==> flow/design.v <==
`default_nettype none
`timescale 1ns/1ns
module alu (
    input wire clk,
    input wire reset,
    input wire enable,  
    input reg [2:0] core_state,
    input reg [1:0] decoded_alu_arithmetic_mux,
    input reg decoded_alu_output_mux,
    input reg [7:0] rs,
    input reg [7:0] rt,
    output wire [7:0] alu_out
);
    localparam ADD = 2'b00,
        SUB = 2'b01,
        MUL = 2'b10,
        DIV = 2'b11;
    reg [7:0] alu_out_reg;
    assign alu_out = alu_out_reg;
    always_ff @(posedge clk) begin 
        if (reset) begin 
            alu_out_reg <= 8'b0;
        end else if (enable) begin
            if (core_state == 3'b101) begin 
                if (decoded_alu_output_mux == 1) begin 
                    alu_out_reg <= {5'b0, (rs - rt > 0), (rs - rt == 0), (rs - rt < 0)};
                end else begin 
                    unique case (decoded_alu_arithmetic_mux)
                        ADD: begin 
                            alu_out_reg <= rs + rt;
                        end
                        SUB: begin 
                            alu_out_reg <= rs - rt;
                        end
                        MUL: begin 
                            alu_out_reg <= rs * rt;
                        end
                        DIV: begin 
                            alu_out_reg <= rs / rt;
                        end
                        default: begin end
                    endcase
                end
            end
        end
    end
endmodule: alu
### From RTL to reports: alu

The steps from the RTL of alu to its reports follow in flow order.
Line numbers count from 1 in the design file above.
Operators: Yosys type, input widths -> output width; for muxes data width and select width s.
Library cell names are shortened.
A cell with - has no value.

| inputs | value |
|---|---|
| top | alu |
| clock port | clk |
| library | sky130hd |
| timing corner | tt_025C_1v80 |

### Word level

Source: Yosys, flattened and elaborated, memories not mapped. Widths are those after wreduce. Registers that Yosys merges into a memory's read port (data or address) are not register bits. Print and check cells do not count.

| storage and ports | value |
|---|---|
| register bits | 8 |
| word-level cells | 17 |

| operators by class | value |
|---|---|
| $add $sub $neg | 3 |
| $mul | 1 |
| divide/modulo/power cells | 1 |
| $lt $le $gt $ge | 2 |
| equality and inequality tests | 4 |
| mux-type cells | 2 |
| reductions and logical operators | 3 |

Operators with widths:

| operator | count |
|---|---|
| $div 8x8->8 | 1 |
| $mul 8x8->8 | 1 |
| $gt 32x1->1 const B | 1 |
| $lt 32x1->1 const B | 1 |
| $logic_not 32->1 | 1 |
| $pmux 8 s4 | 1 |
| $sub 8x8->9 | 1 |
| $add 8x8->8 | 1 |
| $sub 8x8->8 | 1 |
| $mux 8 | 1 |
| $eq 2x2->1 const B | 2 |
| $eq 3x3->1 const B | 1 |
| $eq 2x1->1 const B | 1 |
| $logic_not 2->1 | 1 |
| $reduce_and 2->1 | 1 |

### Longest topological paths

Depth = most cells in a row (Yosys ltp): at word level without a register or memory, in the mapped netlist without a sequential cell, where the memories' decode and read muxes count.

| depth | value |
|---|---|
| depth after elaboration | 3 |
| ABC_AREA | 0 |
| mapped depth | 51 |
| gate-level depth less buffers | 49 |

### After synthesis

Source: synth_stat.txt of the flow (Yosys; design flattened, memories mapped). It holds for the ABC_AREA given above (unset counts as 0); a run with the other value may have another netlist.
Totals and module areas in this step are rounded.

| mapped netlist | value |
|---|---|
| cell count | 466 |
| chip area (Yosys) | 3600 um^2 |
| sequential part of the area | 160 um^2 |
| flip-flops | 8 |
| buffers | 17 |

Cells by type:

| cell | count |
|---|---|
| ha_1 | 74 |
| xnor2_1 | 33 |
| fa_1 | 14 |
| nor2_1 | 45 |
| inv_1 | 44 |
| a21oi_1 | 32 |
| dfxtp_1 | 8 |
| nand2_1 | 32 |
| o21a_1 | 12 |
| o21ai_0 | 17 |
| o211ai_1 | 11 |
| xor2_1 | 9 |
| mux2_2 | 6 |
| a21o_1 | 8 |
| clkbuf_1 | 14 |
| and2_1 | 8 |
| nor3_1 | 10 |
| mux2i_1 | 4 |

Other cell types: 42; their cells: 85.

### Timing after synthesis

Path of least setup slack by OpenSTA after synthesis, without wires, with an ideal clock, recovery checks aside; 20% of the period is set as input and as output delay. Where synthesis merged equal registers, the netlist keeps one of their names.

| path post-synthesis | value |
|---|---|
| path kind | input -> register |
| start point | input port rt[5] |
| end point | register alu_out_reg[0] |
| clock period | 14.5 ns |
| setup time | 0.113 ns |
| time at the first pin | 2.900 ns |
| arrival time | 12.450 ns |
| setup slack | 1.937 ns |
| path delay | 9.663 ns |
| stages | 45 |
| buffers on the path | 3 |
| period reached after synthesis | 12.563 ns |

"path delay" is the arrival time less input delay plus setup time.
"stages" counts driving pins, that of a launching flip-flop among them; a cell with two outputs on the path counts twice.
"period reached after synthesis" is the clock period less the worst setup slack; recovery checks do not enter. This is arithmetic on one report: input and output delays are still those of the set period (20% each).
Between the ends stands the longest chain of elaborated cells between them, by number of cells; it is not shown to be the way that was timed. Of several equally long chains one is given.
Each line given opens the expression or statement behind the cell; cells for indexed reads and writes are added by Yosys, which also makes memories of some case tables.
A register here has more assigning lines than the two given.

| between the ends, post-synthesis | value |
|---|---|
| cells stage by stage | buf_4 > nor3_1 > a41oi_1 > a41oi_1 > ha_1 > o21a_1 > o211ai_1 > o31ai_1 > ha_1 > a21oi_1 > a2111oi_4 > nor4_1 > a311oi_2 > inv_1 > ha_1 > inv_1 > a211oi_1 > o21ai_1 > [9 not listed] > o22ai_1 > o21ai_1 > clkbuf_1 > mux2_2 > ha_1 > nand2_1 > o21ai_0 > a21oi_1 > o22ai_1 > nor2_1 > a21oi_1 > ha_1 > a21o_1 > a21o_1 > a211oi_1 > o21ai_0 > nand3_1 > nand2_1 |
| cells in the longest elaborated chain | 3 |
| elaborated cells between the ends (all ways) | 5 |
| classes of those cells | 1 x add/sub; 1 x div; 1 x compare; 2 x mux |

RTL lines, path post-synthesis:

| element | RTL line | text |
|---|---|---|
| start: declaration | 11 | `input reg [7:0] rt,` |
| $div 8x8->8 | 39 | `alu_out_reg <= rs / rt;` |
| $pmux 8 s4 | 28 | `unique case (decoded_alu_arithmetic_mux)` |
| $mux 8 | 25 | `if (decoded_alu_output_mux == 1) begin` |
| end: assignment | 26 | `alu_out_reg <= {5'b0, (rs - rt > 0), (rs - rt == 0), (rs - rt < 0)};` |
| end: assignment | 30 | `alu_out_reg <= rs + rt;` |
| end: declaration | 18 | `reg [7:0] alu_out_reg;` |

### Path in the finished layout

Path of least setup slack in the final report of job 2 (OpenROAD, finished layout, wires in). Where an end is a register, its clock arrival counts in the times.

| path after layout | value |
|---|---|
| path kind | input -> register |
| start point | input port rt[0] |
| end point | register alu_out_reg[0] |
| clock period | 16.0 ns |
| setup time | 0.11 ns |
| time at the first pin | 3.20 ns |
| arrival time | 15.10 ns |
| setup slack | 1.02 ns |
| stages | 45 |
| buffers on the path | 2 |

Between the ends stands the longest chain of elaborated cells between them, by number of cells; it is not shown to be the way that was timed. Of several equally long chains one is given.
A register here has more assigning lines than the two given.

| between the ends, after layout | value |
|---|---|
| cells stage by stage | clkdlybuf4s50_1 > inv_1 > ha_1 > a41oi_1 > a41oi_1 > ha_1 > o21a_1 > o211ai_1 > o31ai_1 > ha_1 > o211ai_1 > a2111oi_4 > nor4_1 > a311oi_2 > inv_1 > ha_1 > inv_1 > a211oi_1 > [9 not listed] > o21a_1 > o22ai_1 > o21ai_1 > mux2_2 > ha_1 > nand2_1 > o21ai_0 > a21oi_1 > o22ai_1 > nor2_1 > a21oi_1 > ha_1 > a21o_1 > a21o_1 > a211oi_1 > o21ai_0 > nand3_1 > nand2_1 |
| cells in the longest elaborated chain | 3 |
| elaborated cells between the ends (all ways) | 8 |
| classes of those cells | 3 x add/sub; 1 x mul; 1 x div; 1 x compare; 2 x mux |

RTL lines, path after layout:

| element | RTL line | text |
|---|---|---|
| start: declaration | 11 | `input reg [7:0] rt,` |
| $div 8x8->8 | 39 | `alu_out_reg <= rs / rt;` |
| $pmux 8 s4 | 28 | `unique case (decoded_alu_arithmetic_mux)` |
| $mux 8 | 25 | `if (decoded_alu_output_mux == 1) begin` |
| end: assignment | 26 | `alu_out_reg <= {5'b0, (rs - rt > 0), (rs - rt == 0), (rs - rt < 0)};` |
| end: assignment | 30 | `alu_out_reg <= rs + rt;` |
| end: declaration | 18 | `reg [7:0] alu_out_reg;` |

Ticket comment

Below are 2 stored runs of the flow (Yosys, OpenROAD; platform sky130hd) on alu, each with its settings and what was measured, unordered. Constraints: input delay and output delay 20% of the set period each, output load 0.01 pF.
By "clock period reached" is meant the clock period of the run minus its worst setup slack. This is arithmetic on one report: input and output delays are still those of the set period (20% each).
"worst path time" = time allowed to the worst setup path (clock period - input delay - output delay, where it has them) - its slack; a late launch clock adds to it, a late capture clock takes from it.
"power consumption" is the tool's figure for a default switching activity; nothing was simulated.
Values from the reports are rounded here.

## Job 1

==> flow/run.sh <==
#!/bin/bash
# the make line also repeats the synthesis and layout settings of config.mk as NAME=value (left out here)
make -C /OpenROAD-flow-scripts/flow DESIGN_CONFIG=/design/flow/config.mk WORK_HOME=/design/flow/orfs CLKGATE_MAP_FILE= finish
==> flow/config.mk <==
export PLATFORM = sky130hd
export DESIGN_NAME = alu
export DESIGN_NICKNAME = alu
export VERILOG_FILES = /design/flow/design.v
export SDC_FILE = /design/flow/constraint.sdc
export NUM_CORES = 4
export LEC_CHECK = 0
export CAP_MARGIN = 15
export CELL_PAD_IN_SITES_DETAIL_PLACEMENT = 1
export CORE_MARGIN = 2
export CORE_UTILIZATION = 59
export GPL_ROUTABILITY_DRIVEN = 1
export GPL_TIMING_DRIVEN = 1
export MAX_ROUTING_LAYER = met4
export PLACE_DENSITY_LB_ADDON = 0.1
export SLEW_MARGIN = 20
export TNS_END_PERCENT = 55
==> flow/constraint.sdc <==
create_clock -name core_clock -period 8.95 [get_ports {clk}]
set_input_delay 1.7900 -clock core_clock [delete_from_list [all_inputs] [get_ports {clk}]]
set_output_delay 1.7900 -clock core_clock [all_outputs]
set_load 0.01 [all_outputs]

Job 1: no results, placement failed with DPL-0033

## Job 2

==> flow/run.sh <==
#!/bin/bash
# the make line also repeats the synthesis and layout settings of config.mk as NAME=value (left out here)
make -C /OpenROAD-flow-scripts/flow DESIGN_CONFIG=/design/flow/config.mk WORK_HOME=/design/flow/orfs CLKGATE_MAP_FILE= finish
==> flow/config.mk <==
export PLATFORM = sky130hd
export DESIGN_NAME = alu
export DESIGN_NICKNAME = alu
export VERILOG_FILES = /design/flow/design.v
export SDC_FILE = /design/flow/constraint.sdc
export NUM_CORES = 4
export LEC_CHECK = 0
export CAP_MARGIN = 20
export CORE_MARGIN = 2
export CORE_UTILIZATION = 69
export CTS_CLUSTER_DIAMETER = 29
export GPL_ROUTABILITY_DRIVEN = 1
export MIN_ROUTING_LAYER = met1
export PLACE_DENSITY = 0.93
export SLEW_MARGIN = 0
==> flow/constraint.sdc <==
create_clock -name core_clock -period 16.0 [get_ports {clk}]
set_input_delay 3.2000 -clock core_clock [delete_from_list [all_inputs] [get_ports {clk}]]
set_output_delay 3.2000 -clock core_clock [all_outputs]
set_load 0.01 [all_outputs]

| result of job 2 | value |
|---|---|
| synthesized cell area | 3600 um^2 |
| die size | 5800 um^2 |
| standard-cell area of the final layout | 4000 um^2 |
| setup slack of the critical path | 1.0 ns |
| power consumption | 0.23 mW |
| clock period reached | 14.984 ns |
| worst path time | 11.78 ns |
| worst path kind | input -> register |
